==> flow/design.v <==
module check_display_of_fpga (
   input  logic clk_i,
   input  logic rst_i,
   input  logic [7:0] in,
   output logic [7:0] anode,
   output logic [6:0] display
);
   logic [3:0] seg_count = 0;
   logic [3:0] data;
   logic [17:0] timer2 = 0;     
   logic        clk_seg;
    always_ff @ (posedge clk_i)
    begin
        timer2  <= timer2 + 1;
        clk_seg <= timer2[17];   
        if (timer2 > 131072)
        begin
            timer2 <= 0;
        end
     end
     always @ (posedge clk_i)    
     begin
        seg_count <= seg_count + 1;
        if (seg_count > 2)    
        begin
            seg_count <= 0;
        end
        case(seg_count)
            0: begin anode <= 8'b11111110; data <= in[3:0];   end
            1: begin anode <= 8'b11111101; data <= in[7:4];   end
        endcase
      end
   always @(*)
   begin
        case(data)
        4'b0000: display <= 7'b0000001;  
        4'b0001: display <= 7'b1001111;  
        4'b0010: display <= 7'b0010010;  
        4'b0011: display <= 7'b0000110;  
        4'b0100: display <= 7'b1001100;  
        4'b0101: display <= 7'b0100100;  
        4'b0110: display <= 7'b0100000;  
        4'b0111: display <= 7'b0001111;  
        4'b1000: display <= 7'b0000000;  
        4'b1001: display <= 7'b0000100;  
        4'b1010: display <= 7'b0001000;  
        4'b1011: display <= 7'b1100000;  
        4'b1100: display <= 7'b0110001;  
        4'b1101: display <= 7'b1000010;  
        4'b1110: display <= 7'b0110000;  
        4'b1111: display <= 7'b0111000;  
        default: display <= 7'b1111110;  
        endcase
   end
endmodule
Tool chain data of check_display_of_fpga --
What the tools print for check_display_of_fpga, step after step. Lines are those of the file above, counted from 1. Library cell names are shortened. A cell with - has no value.
Design: design top check_display_of_fpga, clock port clk_i, standard-cell library sky130hd, corner tt_025C_1v80

Word level --
Source: Yosys, flattened and elaborated, memories not mapped. Widths are those after wreduce. Print and check cells do not count. Equal cells are merged and count once. Memory sizes are those after Yosys's memory passes, which may raise the word count (mostly to a power of two), join words into wider ones and drop unused or constant bits.
Storage and ports: cells after elaboration 12, clocked read ports x word width 7, register bits 16, ROM bits 112, bits of input ports 10, memories kept 1, output and inout port bits 15
Memory list:
- (name not given) | words 16, width 7, read ports 1, wr ports 0, line 35 | case(data)
Cells by class: $lt $le $gt $ge 1, multiplexer cells 3, reduce/logical cells 2, equal/unequal tests 1, add/sub/neg operators 1
Operator list (count):
- 8-bit case mux with 2-bit select | 1
- 4-bit case mux with 2-bit select | 1
- 4-bit by 1-bit adder with 4-bit output (second input constant) | 1
- 4-bit by 1-bit == test with 1-bit output (second input constant) | 1
- 4-bit by 2-bit greater-than comparator with 1-bit output (second input constant) | 1
- 4-bit zero test | 1
- 4-bit 2-to-1 mux | 1
- 2-bit nonzero test | 1

Depth --
Yosys ltp: most cells in a row. Word level: on the elaborated netlist, between registers, memories and ports. Mapped: between sequential cells and ports; inverters and the memories' decode and read muxes count.
Depth: depth after elaboration 3, ABC_AREA 0, depth in mapped cells 10, depth with buffers taken out 10

After synthesis --
The flow's flattened synthesis, as Yosys stat reports it; memories are mapped. The netlist is that of the ABC_AREA named above (0 if unset); the other value can give another one.
Cells by type:
- dfxtp_1 | count 11, total area 220.211 µm²
- edfxtp_1 | count 6, total area 180.173 µm²
- ha_1 | count 10, total area 125.12 µm²
- a22o_1 | count 7, total area 61.309 µm²
- mux2_2 | count 5, total area 56.304 µm²
- buf_4 | count 7, total area 52.55 µm²
- mux2i_1 | count 4, total area 40.038 µm²
- inv_1 | count 8, total area 30.029 µm²
- nand2_1 | count 7, total area 26.275 µm²
- a22oi_2 | count 2, total area 25.024 µm²
- a22oi_4 | count 1, total area 21.27 µm²
- and2_1 | count 3, total area 18.768 µm²
- nor3b_1 | count 2, total area 15.014 µm²
- a211oi_2 | count 1, total area 12.512 µm²
- buf_6 | count 1, total area 11.261 µm²
- nor2_4 | count 1, total area 11.261 µm²
- nor2b_2 | count 1, total area 8.758 µm²
- o21ai_2 | count 1, total area 8.758 µm²
Other cell types: 10; their cells: 11.
Synthesis totals: buffer cells 8, chip area (Yosys) 994.7 µm², area of sequential cells 400.4 µm², cell count 89, mapped flip-flops 17

Worst setup path after synthesis --
Source: OpenSTA report_checks on the synthesized netlist (no wires, ideal clock, input and output delay 20% of the period each), path of least setup slack; recovery checks are left aside. Register names are those of the netlist, which keeps one name where synthesis merged equal registers.
Timing path post-synthesis: path kind reg-to-reg, start point reg seg_count[0], end point reg (no name shown), setup time 0.117 ns, path slack 0.356 ns, required time 2.383 ns, driving pins on the path 10, time at the first pin 0.000 ns, clock period 2.5 ns, path delay 2.144 ns, arrival 2.027 ns, period reached after synthesis 2.144 ns
"path delay" is the arrival time less input delay plus setup time. "driving pins on the path": output pins that drive a net of the path, with the launching flip-flop's if there is one; two outputs of one cell count as two. "period reached after synthesis" = period - worst setup slack (recovery checks aside). The figure is calculated, with input and output delays left at 20% of the set period. Between the ends stands the longest chain of elaborated cells between them, by number of cells; it is not shown to be the way that was timed. Of several equally long chains one is given. Each line given opens the expression or statement behind the cell; cells for indexed reads and writes are added by Yosys, which also makes memories of some case tables.
Between the ends, post-synthesis: cell sequence dfxtp_1 -> inv_1 -> ha_1 -> nor2b_2 -> a22o_1 -> a22oi_1 -> inv_1 -> ha_1 -> mux2_2 -> a22o_1, length of the longest elaborated chain 3
Ends and longest elaborated chain, post-synthesis:
- start, declared | line 8 | logic [3:0] seg_count = 0;
- start, assigned | line 23 | seg_count <= seg_count + 1;
- start, assigned | line 26 | seg_count <= 0;
- 4-bit by 1-bit == test with 1-bit output | line 28 | case(seg_count)
- 4-bit case mux with 2-bit select | line 28
- 4-bit 2-to-1 mux

Worst path after layout --
Path of least setup slack in the final report of run 1 (OpenROAD, finished layout, wires in). Where an end is a register, its clock arrival counts in the times.
Timing path after layout: path kind input-to-reg, start point in in[5], end point reg (no name shown), arrival 2.64 ns, path slack 1.20 ns, external input delay 0.73 ns, setup time 0.09 ns, clock period 3.63 ns, driving pins on the path 7, time at the first pin 0.73 ns, required time 3.84 ns
Between the ends stands the longest chain of elaborated cells between them, by number of cells; it is not shown to be the way that was timed. Of several equally long chains one is given.
Between the ends, after layout: cell sequence clkdlybuf4s50_1 -> a22o_1 -> a22oi_1 -> inv_1 -> ha_1 -> mux2_2 -> a22o_1, length of the longest elaborated chain 2
Ends and longest elaborated chain, after layout:
- start, declared | line 4 | input  logic [7:0] in,
- 4-bit case mux with 2-bit select | line 28 | case(seg_count)
- 4-bit 2-to-1 mux

Lab notebook: check_display_of_fpga

Measured results for check_display_of_fpga: 2 stored runs of the Yosys and OpenROAD flow on sky130hd. The settings differ; the order carries no meaning. The constraints put input and output delay at 20% of the set period each and load the outputs with 0.01 pF.
"time of the worst setup path": the worst setup path's part of the clock period (all of it between registers, 20% less for each end at a port) less its slack. A launch clock that arrives late makes it longer, a capture clock that arrives late makes it shorter.

* Run 1 | settings: period_ns 3.63; CORE_UTILIZATION 32; SETUP_SLACK_MARGIN 0.84; PLACE_DENSITY_LB_ADDON 0.29; CORE_ASPECT_RATIO 0.98; CORE_MARGIN 5; CELL_PAD_IN_SITES_GLOBAL_PLACEMENT 2; CELL_PAD_IN_SITES_DETAIL_PLACEMENT 0; ABC_AREA 0; GPL_TIMING_DRIVEN 0; GPL_ROUTABILITY_DRIVEN 1; MIN_ROUTING_LAYER met2; MAX_ROUTING_LAYER met5; CAP_MARGIN 20; SLEW_MARGIN 20 | results: mapped cell area after synthesis 994.7 µm²; full die area 4323.7 µm²; standard-cell area of the final layout 1266.2 µm²; post-route utilization 41.5 %; worst setup slack after layout 1.198 ns; final setup TNS 0.000 ns; time of the worst setup path 1.71 ns; worst setup path type input-to-reg
* Run 2 | settings: period_ns 2.17; SETUP_SLACK_MARGIN 0.33; CAP_MARGIN 20; CORE_MARGIN 2; CORE_UTILIZATION 40; SLEW_MARGIN 20 | results: mapped cell area after synthesis 994.7 µm²; full die area 2901.4 µm²; standard-cell area of the final layout 1460.2 µm²; post-route utilization 60.6 %; worst setup slack after layout 0.246 ns; final setup TNS 0.000 ns; time of the worst setup path 1.92 ns; worst setup path type reg-to-reg
